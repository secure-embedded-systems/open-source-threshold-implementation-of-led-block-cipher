==> flow/design.v <==
module shift (vrst, rst, clk, rng_out, rd); 
input vrst,rst, clk, rd; 
output [7:0] rng_out; 
reg [31:0] out_tmp;
reg [31:0] tmp0;
reg [31:0] tmp1;
reg [31:0] tmp2;
reg [31:0] tmp3;
reg [31:0] tmp0_reg;
reg [31:0] tmp1_reg;
reg [31:0] tmp2_reg;
reg [2:0] cnt;
reg cnt_en;
reg cnt_rst;
parameter seed = 32'h8e20a6e5; 
assign rng_out = out_tmp[7:0];
 always @ (*) 
    begin 
      tmp1 = tmp0_reg^(tmp0_reg << 13); 
      tmp2 = tmp1^(tmp1 >> 17);
      tmp3 = tmp2^(tmp2 << 5);	  
    end 
 always @ (posedge clk) 
   if (~vrst)
   begin
	tmp0_reg <= seed;
	tmp1_reg <= 32'h0;
	tmp2_reg <= 32'h0;
	out_tmp  <= 32'h0;
	cnt_en <= 1'b0;
	cnt <= 0;
   end
   else if(rst)
   begin
    tmp0_reg <= tmp0_reg;
    out_tmp <= out_tmp;
	cnt_en <= 1'b0;
	cnt_rst <= 1'b0;
	cnt <= 0;
   end
   else begin
     if (rd)
      begin 
		cnt <= cnt + 1;
	    if (cnt == 3'h3) begin
	      	out_tmp <= tmp3;
	    end
	    if (cnt == 3'h2) begin
	      	tmp0_reg <= tmp3;
	    end
	    if (cnt == 3'h3) begin
		cnt <= 0;
	    end
	   if (cnt < 3'h3) begin
	      	out_tmp <= out_tmp >> 8;	   
	    end
     end 
	 else begin
		cnt <= cnt;
	   	out_tmp <= tmp3;
	 end
   end
endmodule
# Step by step through the tools: shift
# What the tools print for shift, step after step.
# Lines are those of the file above, counted from 1.
# Operators: Yosys type, input widths -> output width; for muxes data width and select width s.
# Cell names lack the library's common part.
# The mark -- stands for no value.
[inputs]
top_module = "shift"
clk_port = "clk"
cell_library = "sky130hd"
lib_corner = "tt_025C_1v80"

# Elaborated design
# Counts by Yosys on the flattened word-level netlist (proc, flatten, opt, wreduce; memories kept). Register bits leave out memories and registers merged into their read ports (data or address). Print and check cells are left out. Cells with the same type and inputs are merged into one.
[bits]
elab_cells = 20
register_bits = 67
out_inout_bits = 8
[classes]
add_sub_neg = 1
equal = 3
compare = 1
reduce_and_logical = 3
bitwise = 5
mux = 4
[ops]
columns = ["operator", "n"]
rows = [
  ["$mux 32", 3],
  ["$xor 32x32->32", 2],
  ["$xor 32x15->32", 1],
  ["$eq 3x2->1 const B", 2],
  ["$add 3x1->3 const B", 1],
  ["$ne 3x1->1 const B", 1],
  ["$lt 3x2->1 const B", 1],
  ["$reduce_and 3->1", 1],
  ["$mux 3", 1],
  ["$not 1->1", 2],
  ["$reduce_and 2->1", 1],
  ["$reduce_or 2->1", 1],
]

# Longest topological paths
# Longest topological path by Yosys (ltp), each cell counted once; first at word level (registers and memories cut), then after technology mapping (sequential cells cut; the memories' decode and read muxes count).
[logic_depth]
depth_word = 6
abc_area = 0
ltp_mapped = 7

# Netlist
# The flow's flattened synthesis, as Yosys stat reports it; memories are mapped. The netlist is that of the ABC_AREA named above (0 if unset); the other value can give another one.
# The area totals of this step are shown rounded.
[synth_totals]
ff_cells = 67
sequential_area_um2 = 1341
mapped_area_um2 = 4210
cell_count = 442
n_buf = 51
[types]
columns = ["cell", "n"]
rows = [
  ["dfxtp_1", 67],
  ["xnor3_1", 21],
  ["xnor2_1", 36],
  ["o21ai_0", 39],
  ["a21oi_1", 38],
  ["or3_1", 24],
  ["xor3_1", 5],
  ["o2111ai_1", 13],
  ["xor2_1", 13],
  ["nand2_1", 28],
  ["buf_2", 18],
  ["nand3_1", 17],
  ["buf_4", 11],
  ["xnor2_4", 3],
  ["clkbuf_1", 21],
  ["xnor2_2", 4],
  ["o211a_1", 6],
  ["o211ai_1", 7],
]
# Other cell types: 26; their cells: 71.

# Worst setup path after synthesis
# Path of least setup slack by OpenSTA after synthesis, without wires, with an ideal clock, recovery checks aside; 20% of the period is set as input and as output delay. Where synthesis merged equal registers, the netlist keeps one of their names.
[synth_timing]
path_type = "reg2reg"
from = "register cnt[0]"
to = "register out_tmp[25]"
t_arrival_ns = 1.674
period_ns = 1.93
path_delay_ns = 1.744
setup_time_ns = 0.070
launch_ns = 0.000
t_required_ns = 1.860
stages = 7
slack_ns = 0.185
period_less_setup_slack_ns = 1.745
# "path_delay_ns" = arrival - input delay + setup time.
# "stages" counts driving pins, that of a launching flip-flop among them; a cell with two outputs on the path counts twice.
# "period_less_setup_slack_ns" = period - worst setup slack (recovery checks aside). The figure is calculated, with input and output delays left at 20% of the set period.
# Between the ends stands the longest chain of elaborated cells between them, by number of cells; it is not shown to be the way that was timed. Of several equally long chains one is given.
# Each line given opens the expression or statement behind the cell; cells for indexed reads and writes are added by Yosys, which also makes memories of some case tables.
# At most two assigning lines are given for a register; there are more.
[synth_between]
cell_sequence = "dfxtp_1 -> ha_1 -> and3b_1 -> o21a_1 -> buf_2 -> or4_1 -> a21oi_1"
elab_chain_len = 4
[synth_lines]
columns = ["item", "line_no", "rtl"]
rows = [
  ["from (decl)", 12, "reg [2:0] cnt;"],
  ["from (assign)", 44, "cnt <= cnt + 1;"],
  ["from (assign)", 59, "cnt <= cnt;"],
  ["$eq 3x2->1", 45, "if (cnt == 3'h3) begin"],
  ["$mux 32", 45, ""],
  ["$mux 32", 54, "if (cnt < 3'h3) begin"],
  ["$mux 32", 42, "if (rd)"],
  ["to (assign)", 36, "out_tmp <= out_tmp;"],
  ["to (assign)", 46, "out_tmp <= tmp3;"],
  ["to (decl)", 4, "reg [31:0] out_tmp;"],
]

# Path in the finished layout
# Path of least setup slack in the final report of job 1 (OpenROAD, finished layout, wires in). Where an end is a register, its clock arrival counts in the times.
[layout_timing]
path_type = "reg2reg"
from = "register cnt[1]"
to = "register out_tmp[2]"
period_ns = 2.42
t_required_ns = 2.59
setup_time_ns = 0.16
launch_ns = 0.33
stages = 6
t_arrival_ns = 2.25
slack_ns = 0.34
# Between the ends stands the longest chain of elaborated cells between them, by number of cells; it is not shown to be the way that was timed. Of several equally long chains one is given.
# At most two assigning lines are given for a register; there are more.
[layout_between]
cell_sequence = "dfxtp_1 -> ha_1 -> and3b_1 -> o21a_1 -> nor2_2 -> a311oi_1"
elab_chain_len = 4
[layout_lines]
columns = ["item", "line_no", "rtl"]
rows = [
  ["from (decl)", 12, "reg [2:0] cnt;"],
  ["from (assign)", 44, "cnt <= cnt + 1;"],
  ["from (assign)", 59, "cnt <= cnt;"],
  ["$eq 3x2->1", 45, "if (cnt == 3'h3) begin"],
  ["$mux 32", 45, ""],
  ["$mux 32", 54, "if (cnt < 3'h3) begin"],
  ["$mux 32", 42, "if (rd)"],
  ["to (assign)", 36, "out_tmp <= out_tmp;"],
  ["to (assign)", 46, "out_tmp <= tmp3;"],
  ["to (decl)", 4, "reg [31:0] out_tmp;"],
]

# shift through Yosys and OpenROAD on sky130hd: 2 stored runs, unordered, with their settings and measured results. The constraints put input and output delay at 20% of the set period each and load the outputs with 0.01 pF.
# "achieved_clock_period_ns" = clock period - worst setup slack. The figure is calculated, with input and output delays left at 20% of the set period.
# "worst_setup_path_time_ns" = time allowed to the worst setup path (clock period - input delay - output delay, where it has them) - its slack; a late launch clock adds to it, a late capture clock takes from it.
# "fin_power_uw" rests on the timing tool's default activity at the inputs, not on a simulated workload.
# Values from the reports are rounded here.

[[run]]
name = "job 1"
[run.settings]
period_ns = 2.42
CORE_UTILIZATION = 50
PLACE_DENSITY = 0.86
CELL_PAD_IN_SITES_DETAIL_PLACEMENT = 0
TNS_END_PERCENT = 100
SLEW_MARGIN = 35
MIN_ROUTING_LAYER = "met1"
CAP_MARGIN = 20
CORE_MARGIN = 2
[run.results]
yosys_chip_area_um2 = 4210
design_die_area_um2 = 9171
stdcell_area_um2 = 4468
utilization_pct = 54.7
final_setup_ws_ns = 0.336
setup_tns_ns = 0.000
hold_ws_ns = 0.473
fin_power_uw = 2140
achieved_clock_period_ns = 2.084
worst_setup_path_time_ns = 2.08
worst_setup_path_type = "reg2reg"

[[run]]
name = "job 2"
[run.settings]
period_ns = 2.14
CORE_UTILIZATION = 40
HOLD_SLACK_MARGIN = 0.11
TNS_END_PERCENT = 30
GPL_ROUTABILITY_DRIVEN = 1
CTS_CLUSTER_DIAMETER = 131
SLEW_MARGIN = 0
MIN_ROUTING_LAYER = "met1"
CAP_MARGIN = 20
CORE_MARGIN = 2
[run.results]
yosys_chip_area_um2 = 4210
design_die_area_um2 = 11360
stdcell_area_um2 = 4656
utilization_pct = 45.3
final_setup_ws_ns = 0.230
setup_tns_ns = 0.000
hold_ws_ns = 0.477
fin_power_uw = 2617
achieved_clock_period_ns = 1.910
worst_setup_path_time_ns = 1.91
worst_setup_path_type = "reg2reg"
